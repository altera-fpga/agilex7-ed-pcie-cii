==> flow/design.v <==
module cii (
    input   wire		clk,
	input	wire		reset_n,
	input 	wire        cii_req,         
	input 	wire        cii_hdr_poisoned,
	input 	wire [3:0]  cii_hdr_first_be,
	input 	wire        cii_wr,          
	input 	wire [9:0]  cii_addr,        
	input 	wire [31:0] cii_dout,        
	output  wire        cii_override_en, 
	output  wire [31:0] cii_override_din,
	output  wire        cii_halt        
);
	reg	    cii_override_en_q;
	reg [31:0]  cii_override_din_q;
	reg 	    cii_halt_q;
	reg [6:0]   cii_req_q;
	wire	    deassert_halt;
	assign cii_halt = cii_halt_q;
	assign cii_override_en = cii_override_en_q;
	assign cii_override_din = cii_override_din_q;
	always @(posedge clk or negedge reset_n)
	  if (!reset_n)
            cii_req_q <= 7'h00;
          else
	        cii_req_q <= {cii_req_q[5:0],cii_req};
	assign deassert_halt = cii_req & ~cii_req_q[0];
	always @(posedge clk or negedge reset_n)
	  begin
	    if (!reset_n) begin
	       cii_halt_q <= 1'b1;
	       cii_override_en_q <= 1'b0;
	       cii_override_din_q <= 32'd0;
	       end 
	    else begin
			if (deassert_halt) begin
				cii_halt_q <= 1'b0;
				if (cii_addr == 10'h00d) begin           
					if (!cii_wr) begin
						cii_override_en_q <= 1'b1;	     
						cii_override_din_q <= 32'h060;   
					end
				end
				if (cii_addr == 10'h018) begin           
					if (!cii_wr) begin
						cii_override_en_q <= 1'b1;		   
						cii_override_din_q <= 32'h04003;   
					end
				end
			end
			else begin
				cii_halt_q <= 1'b1;
				cii_override_en_q <= 1'b0;
				cii_override_din_q <= 32'h00000000;
			end 
		end
	 end
endmodule
# Step by step through the tools: cii

The steps from the RTL of cii to its reports follow in flow order.
Lines are those of the file above, counted from 1.
Operators: Yosys type, input widths -> output width; for muxes data width and select width s.
Library cell names are shortened.
A cell with -- has no value.

Design top: cii
Clock: clk
Standard-cell library: sky130hd
Library corner: tt_025C_1v80

# After elaboration

Yosys after proc, flatten, opt, wreduce and memory -nomap, before mapping. Enables and synchronous resets that opt folds into registers are not counted as muxes. Memory bits, and registers merged into a memory's read port (data or address), are not among the register bits. Print and check cells are not counted. Equal cells are merged and count once.

Register bits: 35
Input bits: 51
Output and inout bits: 34
Elaborated cells: 19

Equality and inequality tests: 2
Muxes and demuxes: 11
Bitwise logic cells: 2

Operators by type and width:

| kind                | count |
| $mux 32             | 5 |
| $eq 10x4->1 const B | 1 |
| $eq 10x5->1 const B | 1 |
| $mux 1              | 6 |
| $and 1x1->1         | 1 |
| $not 1->1           | 1 |

# Logic depth

Yosys ltp: most cells in a row. Word level: on the elaborated netlist, between registers, memories and ports. Mapped: between sequential cells and ports; inverters and the memories' decode and read muxes count.

Depth in word-level cells: 5
ABC_AREA: 0
Gate-level depth with buffers: 4
Depth with buffers taken out: 3

# After synthesis

Source: synth_stat.txt of the flow (Yosys; design flattened, memories mapped). It holds for the ABC_AREA given above (unset counts as 0); a run with the other value may have another netlist.
The area totals of this step are shown rounded.

Standard cells after synthesis: 85
Synthesis area: 1270 um2
Sequential area: 877 um2
Flip-flops: 35
Buffer cells: 5

Cell types:

| cell     | count | total area (um2) |
| dfrtp_1  | 34    | 850.816 |
| and3_1   | 19    | 118.864 |
| and3_2   | 9     | 67.565 |
| a31o_2   | 3     | 26.275 |
| dfstp_2  | 1     | 26.275 |
| nor4b_4  | 1     | 23.773 |
| buf_6    | 2     | 22.522 |
| nor4_4   | 1     | 21.27 |
| o211ai_4 | 1     | 21.27 |
| o211a_1  | 2     | 20.019 |
| nor3b_2  | 1     | 12.512 |
| clkbuf_1 | 3     | 11.261 |
| and4_2   | 1     | 10.01 |
| nand3_1  | 2     | 10.01 |
| and3b_1  | 1     | 8.758 |
| inv_1    | 2     | 7.507 |
| nor2b_1  | 1     | 6.256 |
| a21oi_1  | 1     | 5.005 |

# Timing after synthesis

OpenSTA on the mapped netlist: ideal clock, no wires. The path of least setup slack (recovery checks aside). Input and output delay are each 20% of the period. Register names are those of the netlist, which keeps one name where synthesis merged equal registers.

Kind: input -> register
Start: in cii_addr[6]
End: reg cii_override_din_q[20]
Clock period: 2.1 ns
Input delay: 0.420 ns
Library setup time: 0.120 ns
Launch time at the first pin: 0.420 ns
Data arrival time: 1.271 ns
Data required time: 1.980 ns
Slack: 0.709 ns
Path delay: 0.971 ns
Driving pins on the path: 4
Buffers on the path: 1
Synthesis period reached: 1.391 ns

"path delay" = arrival - input delay + setup time.
"driving pins on the path": output pins that drive a net of the path, with the launching flip-flop's if there is one; two outputs of one cell count as two.
"synthesis period reached" is the clock period less the worst setup slack; recovery checks do not enter. This is arithmetic on one report: input and output delays are still those of the set period (20% each).
The rows between start and end are the longest chain of elaborated cells between them; the timing report does not say that the signal goes this way. Where chains are equally long, one stands for them.
Each line given opens the expression or statement behind the cell; cells for indexed reads and writes are added by Yosys, which also makes memories of some case tables.
A register here has more assigning lines than the two given.

Cells stage by stage: nor4_4 > o211ai_4 > buf_6 > and3_1
Length of the longest elaborated chain: 5
Elaborated cells between the ends (all ways): 6
Source lines of those cells: 4
Classes of those cells: eq/ne (2); mux (4)

RTL lines, path after synthesis:

| what            | RTL line | source |
| start, declared | 8        | `input wire [9:0] cii_addr,` |
| $eq 10x4->1     | 38       | `if (cii_addr == 10'h00d) begin` |
| $mux 32         | 38       |  |
| $mux 32         | 45       | `if (!cii_wr) begin` |
| $mux 32         | 44       | `if (cii_addr == 10'h018) begin` |
| $mux 32         | 36       | `if (deassert_halt) begin` |
| end, assigned   | 33       | `cii_override_din_q <= 32'd0;` |
| end, assigned   | 41       | `cii_override_din_q <= 32'h060;` |
| end, declared   | 15       | `reg [31:0] cii_override_din_q;` |

--- runs ---
Stored flow runs of cii (2 of them; Yosys, OpenROAD, sky130hd). They differ in their settings and are not a sequence. Constraints: input delay and output delay 20% of the set period each, output load 0.01 pF.

## Flow run 1

==> flow/run.sh <==
#!/bin/bash
# the make line also repeats the synthesis and layout settings of config.mk as NAME=value (left out here)
make -C /OpenROAD-flow-scripts/flow DESIGN_CONFIG=/design/flow/config.mk WORK_HOME=/design/flow/orfs CLKGATE_MAP_FILE= finish
==> flow/config.mk <==
export PLATFORM = sky130hd
export DESIGN_NAME = cii
export DESIGN_NICKNAME = cii
export VERILOG_FILES = /design/flow/design.v
export SDC_FILE = /design/flow/constraint.sdc
export NUM_CORES = 4
export LEC_CHECK = 0
export ABC_AREA = 0
export CAP_MARGIN = 20
export CELL_PAD_IN_SITES_DETAIL_PLACEMENT = 2
export CORE_ASPECT_RATIO = 1.93
export CORE_MARGIN = 10
export CORE_UTILIZATION = 43
export CTS_CLUSTER_SIZE = 60
export GPL_ROUTABILITY_DRIVEN = 1
export MIN_ROUTING_LAYER = met2
export PLACE_DENSITY_LB_ADDON = 0.05
export SLEW_MARGIN = 20
==> flow/constraint.sdc <==
create_clock -name core_clock -period 1.27 [get_ports {clk}]
set_input_delay 0.2540 -clock core_clock [delete_from_list [all_inputs] [get_ports {clk}]]
set_output_delay 0.2540 -clock core_clock [all_outputs]
set_load 0.01 [all_outputs]

Flow run 1: no results, clock tree synthesis failed with DPL-0033

## Flow run 2

==> flow/run.sh <==
#!/bin/bash
# the make line also repeats the synthesis and layout settings of config.mk as NAME=value (left out here)
make -C /OpenROAD-flow-scripts/flow DESIGN_CONFIG=/design/flow/config.mk WORK_HOME=/design/flow/orfs CLKGATE_MAP_FILE= finish
==> flow/config.mk <==
export PLATFORM = sky130hd
export DESIGN_NAME = cii
export DESIGN_NICKNAME = cii
export VERILOG_FILES = /design/flow/design.v
export SDC_FILE = /design/flow/constraint.sdc
export NUM_CORES = 4
export LEC_CHECK = 0
export CAP_MARGIN = 40
export CELL_PAD_IN_SITES_GLOBAL_PLACEMENT = 3
export CORE_ASPECT_RATIO = 1.13
export CORE_MARGIN = 2
export CORE_UTILIZATION = 46
export CTS_CLUSTER_DIAMETER = 232
export CTS_CLUSTER_SIZE = 76
export MAX_ROUTING_LAYER = met5
export PLACE_DENSITY_LB_ADDON = 0.04
export SLEW_MARGIN = 20
==> flow/constraint.sdc <==
create_clock -name core_clock -period 1.04 [get_ports {clk}]
set_input_delay 0.2080 -clock core_clock [delete_from_list [all_inputs] [get_ports {clk}]]
set_output_delay 0.2080 -clock core_clock [all_outputs]
set_load 0.01 [all_outputs]

Flow run 2: no results, placement failed with FLW-0024
--- end ---
